==> flow/design.v <==
`timescale 1ns / 1ps
module counter_16bit_rev(clk,clk_1s,s,reset,gameover,cnt,Rc);
input wire clk,clk_1s,s;
input [4:0]reset;
input gameover;
output reg [15:0] cnt;
output wire Rc;
initial begin 
cnt = 0;
end
assign Rc=(~s&(~|cnt))|(s&(&cnt));
always @(posedge clk_1s) 
	begin
		if (reset==17 ) cnt<=0;	
		if(~s & reset!=17 & gameover ==0 )
		begin
			cnt<=cnt+1;
			if(cnt[3:0]==9) cnt<=cnt+7;
			if(cnt[7:0]==89) cnt<=cnt+167;
			if(cnt[11:0]==2393) cnt<=cnt+1703;
			if(cnt[15:0]==9049) cnt<=0;
		end
	end
endmodule
Tool chain data of counter_16bit_rev
Tool output for the design above, in the order of the flow.
Lines are those of the file above, counted from 1.
Cell names lack the library's common part.
The mark n/a stands for no value.
Design
  design top: counter_16bit_rev
  clock input: clk_1s
  cell library: sky130hd
  timing corner: tt_025C_1v80

After elaboration
Counts by Yosys on the flattened word-level netlist (proc, flatten, opt, wreduce; memories kept). Register bits leave out memories and registers merged into their read ports (data or address). Print and check cells are left out. Cells with the same type and inputs are merged into one.
Operators by class
  add/sub/neg operators: 4
  equal/unequal tests: 6
  multiplexer cells: 6
  bitwise gates (word level): 7
  reduce/logical cells: 4
Operator list (count)
  two-way mux 16 bit: 6
  adder 16 x 1 -> 16 bit (second input constant): 1
  adder 16 x 11 -> 16 bit (second input constant): 1
  equality test 16 x 14 -> 1 bit (second input constant): 1
  adder 16 x 3 -> 16 bit (second input constant): 1
  adder 16 x 8 -> 16 bit (second input constant): 1
  AND reduction 16 bit: 1
  OR reduction 16 bit: 1
  equality test 12 bit (second input constant): 1
  equality test 8 x 7 -> 1 bit (second input constant): 1
  equality test 5 bit (second input constant): 1
  != test 5 bit (second input constant): 1
  bitwise AND 1 bit: 4
  equality test 4 bit (second input constant): 1
  NOT 1 bit: 2
  nonzero test 2 bit: 1
  OR 1 bit: 1
  logical NOT 1 bit: 1
Storage and ports
  bits in registers: 16
  input port bits: 9
  word-level cells: 28

Depth
Depth = most cells in a row (Yosys ltp): at word level without a register or memory, in the mapped netlist without a sequential cell, where the memories' decode and read muxes count.
Logic depth
  word-level depth: 6
  ABC_AREA: 0
  mapped depth: 10

Mapped cells and area
Source: synth_stat.txt of the flow (Yosys; design flattened, memories mapped). It holds for the ABC_AREA given above (unset counts as 0); a run with the other value may have another netlist.
Totals and module areas in this step are rounded.
Mapped netlist
  cells in the netlist: 106
  synthesis area: 1100 µm²
  area of sequential cells: 480 µm²
  flip-flop cells: 16
  buffer cells: 3
Cell types
  edfxtp_1: count 16, total area 480.461 µm²
  xnor2_1: count 9, total area 78.826 µm²
  nor2_1: count 15, total area 56.304 µm²
  ha_1: count 4, total area 50.048 µm²
  nand2_1: count 9, total area 33.782 µm²
  nand4_4: count 1, total area 21.27 µm²
  fa_1: count 1, total area 20.019 µm²
  nor3_2: count 2, total area 20.019 µm²
  nand4_1: count 3, total area 18.768 µm²
  nor4_1: count 3, total area 18.768 µm²
  o21bai_4: count 1, total area 18.768 µm²
  xor2_1: count 2, total area 17.517 µm²
  a41oi_2: count 1, total area 16.266 µm²
  a21o_1: count 2, total area 15.014 µm²
  nand3_1: count 3, total area 15.014 µm²
  o21ai_0: count 3, total area 15.014 µm²
  or4_1: count 2, total area 15.014 µm²
  a31oi_2: count 1, total area 12.512 µm²
Other cell types: 25; their cells: 28.

Timing after synthesis
Path of least setup slack by OpenSTA after synthesis, without wires, with an ideal clock, recovery checks aside; 20% of the period is set as input and as output delay. Where synthesis merged equal registers, the netlist keeps one of their names.
Timing post-synthesis
  kind: register to register
  start: reg cnt[1]
  end: reg cnt[12]
  clock period: 2.96 ns
  setup time: 0.257 ns
  launch time at the first pin: 0.000 ns
  arrival time: 2.366 ns
  data required time: 2.703 ns
  path slack: 0.337 ns
  delay of the path: 2.623 ns
  stages: 9
  synthesis period reached: 2.623 ns
"delay of the path" is the arrival time less input delay plus setup time.
"stages": output pins that drive a net of the path, with the launching flip-flop's if there is one; two outputs of one cell count as two.
"synthesis period reached" = period - worst setup slack (recovery checks aside). The figure is calculated, with input and output delays left at 20% of the set period.
The rows between start and end are the longest chain of elaborated cells between them; the timing report does not say that the signal goes this way. Where chains are equally long, one stands for them.
Each line given opens the expression or statement behind the cell; cells for indexed reads and writes are added by Yosys, which also makes memories of some case tables.
At most two assigning lines are given for a register; there are more.
Between the ends, post-synthesis
  path through: edfxtp_1 -> or4_4 -> nor2_1 -> ha_1 -> a41o_1 -> a41oi_2 -> nor3b_2 -> xnor2_1 -> nor2_1
  cells in the longest elaborated chain: 6
RTL lines, path post-synthesis
  from (decl): RTL line 6  | output reg [15:0] cnt;
  from (assign): RTL line 17  | cnt<=cnt+1;
  from (assign): RTL line 18  | if(cnt[3:0]==9) cnt<=cnt+7;
  adder 16 x 1 -> 16 bit: RTL line 17
  two-way mux 16 bit: RTL line 18
  two-way mux 16 bit: RTL line 19  | if(cnt[7:0]==89) cnt<=cnt+167;
  two-way mux 16 bit: RTL line 20  | if(cnt[11:0]==2393) cnt<=cnt+1703;
  two-way mux 16 bit: RTL line 21  | if(cnt[15:0]==9049) cnt<=0;
  two-way mux 16 bit: RTL line 15  | if(~s & reset!=17 & gameover ==0 )
  to (assign): RTL line 17
  to (assign): RTL line 18
  to (decl): RTL line 6

Path in the finished layout
From the final timing report of flow run B: the path of least setup slack in the routed layout; clock arrival at registers is part of the times.
Timing post-layout
  kind: input to output
  start: in s
  end: out Rc
  clock period: 4.32 ns
  launch time at the first pin: 0.86 ns
  arrival time: 2.71 ns
  data required time: 3.46 ns
  path slack: 0.75 ns
  stages: 5
The rows between start and end are the longest chain of elaborated cells between them; the timing report does not say that the signal goes this way. Where chains are equally long, one stands for them.
Between the ends, post-layout
  path through: clkdlybuf4s50_1 -> nand4_1 -> or4_1 -> o21ai_0 -> clkdlybuf4s50_1
  cells in the longest elaborated chain: 3
RTL lines, path post-layout
  from (decl): RTL line 3  | input wire clk,clk_1s,s;
  NOT 1 bit: RTL line 11  | assign Rc=(~s&(~|cnt))|(s&(&cnt));
  bitwise AND 1 bit: RTL line 11
  OR 1 bit: RTL line 11
  to (decl): RTL line 7  | output wire Rc;

Subject: flow runs of counter_16bit_rev

Hi,

Settings and measured results of 2 stored flow runs for module counter_16bit_rev (sky130hd), not sorted in any way. The constraints put input and output delay at 20% of the set period each and load the outputs with 0.01 pF.
"reached clock period" is the run's clock period less its worst setup slack. It is reckoned from that one timing run; input and output delays stay at 20% of the period that was set.
"time of the worst setup path" is the time allowed to the run's worst setup path (the clock period less input and output delay, where it has them) less its slack. Clock arrival times count: a late capture clock shortens it, a late launch clock lengthens it.
"power consumption" rests on the timing tool's default activity at the inputs, not on a simulated workload.
Measured values are rounded.

==> flow run A: settings <==
{ "period_ns": 2.49, "CORE_UTILIZATION": 63, "SETUP_SLACK_MARGIN": 0.27, "PLACE_DENSITY_LB_ADDON": 0.14, "CORE_ASPECT_RATIO": 0.7, "TNS_END_PERCENT": 10, "ABC_AREA": 0, "GPL_TIMING_DRIVEN": 1, "CTS_CLUSTER_SIZE": 56, "MIN_ROUTING_LAYER": "met1", "MAX_ROUTING_LAYER": "met5", "CAP_MARGIN": 20, "CORE_MARGIN": 2, "SLEW_MARGIN": 20 }
==> flow run A: results <==
unfinished; error DPL-0038 in clock tree synthesis

==> flow run B: settings <==
{ "period_ns": 4.32, "CORE_UTILIZATION": 24, "PLACE_DENSITY_LB_ADDON": 0.09, "CORE_MARGIN": 4, "CELL_PAD_IN_SITES_DETAIL_PLACEMENT": 1, "GPL_ROUTABILITY_DRIVEN": 0, "CTS_CLUSTER_SIZE": 23, "CAP_MARGIN": 15, "SLEW_MARGIN": 15 }
==> flow run B: results <==
time of the worst setup path: 1.84 ns
class of the worst setup path: input to output
chip area after synthesis (Yosys): 1100 µm²
power consumption: 0.37 mW
standard-cell area after layout: 1500 µm²
setup slack of the worst path: 0.75 ns
final setup TNS: 0.000 ns
utilization of the finished layout: 33%
worst hold slack in the final report: 0.71 ns
reached clock period: 3.570 ns
full die area: 5900 µm²

Regards
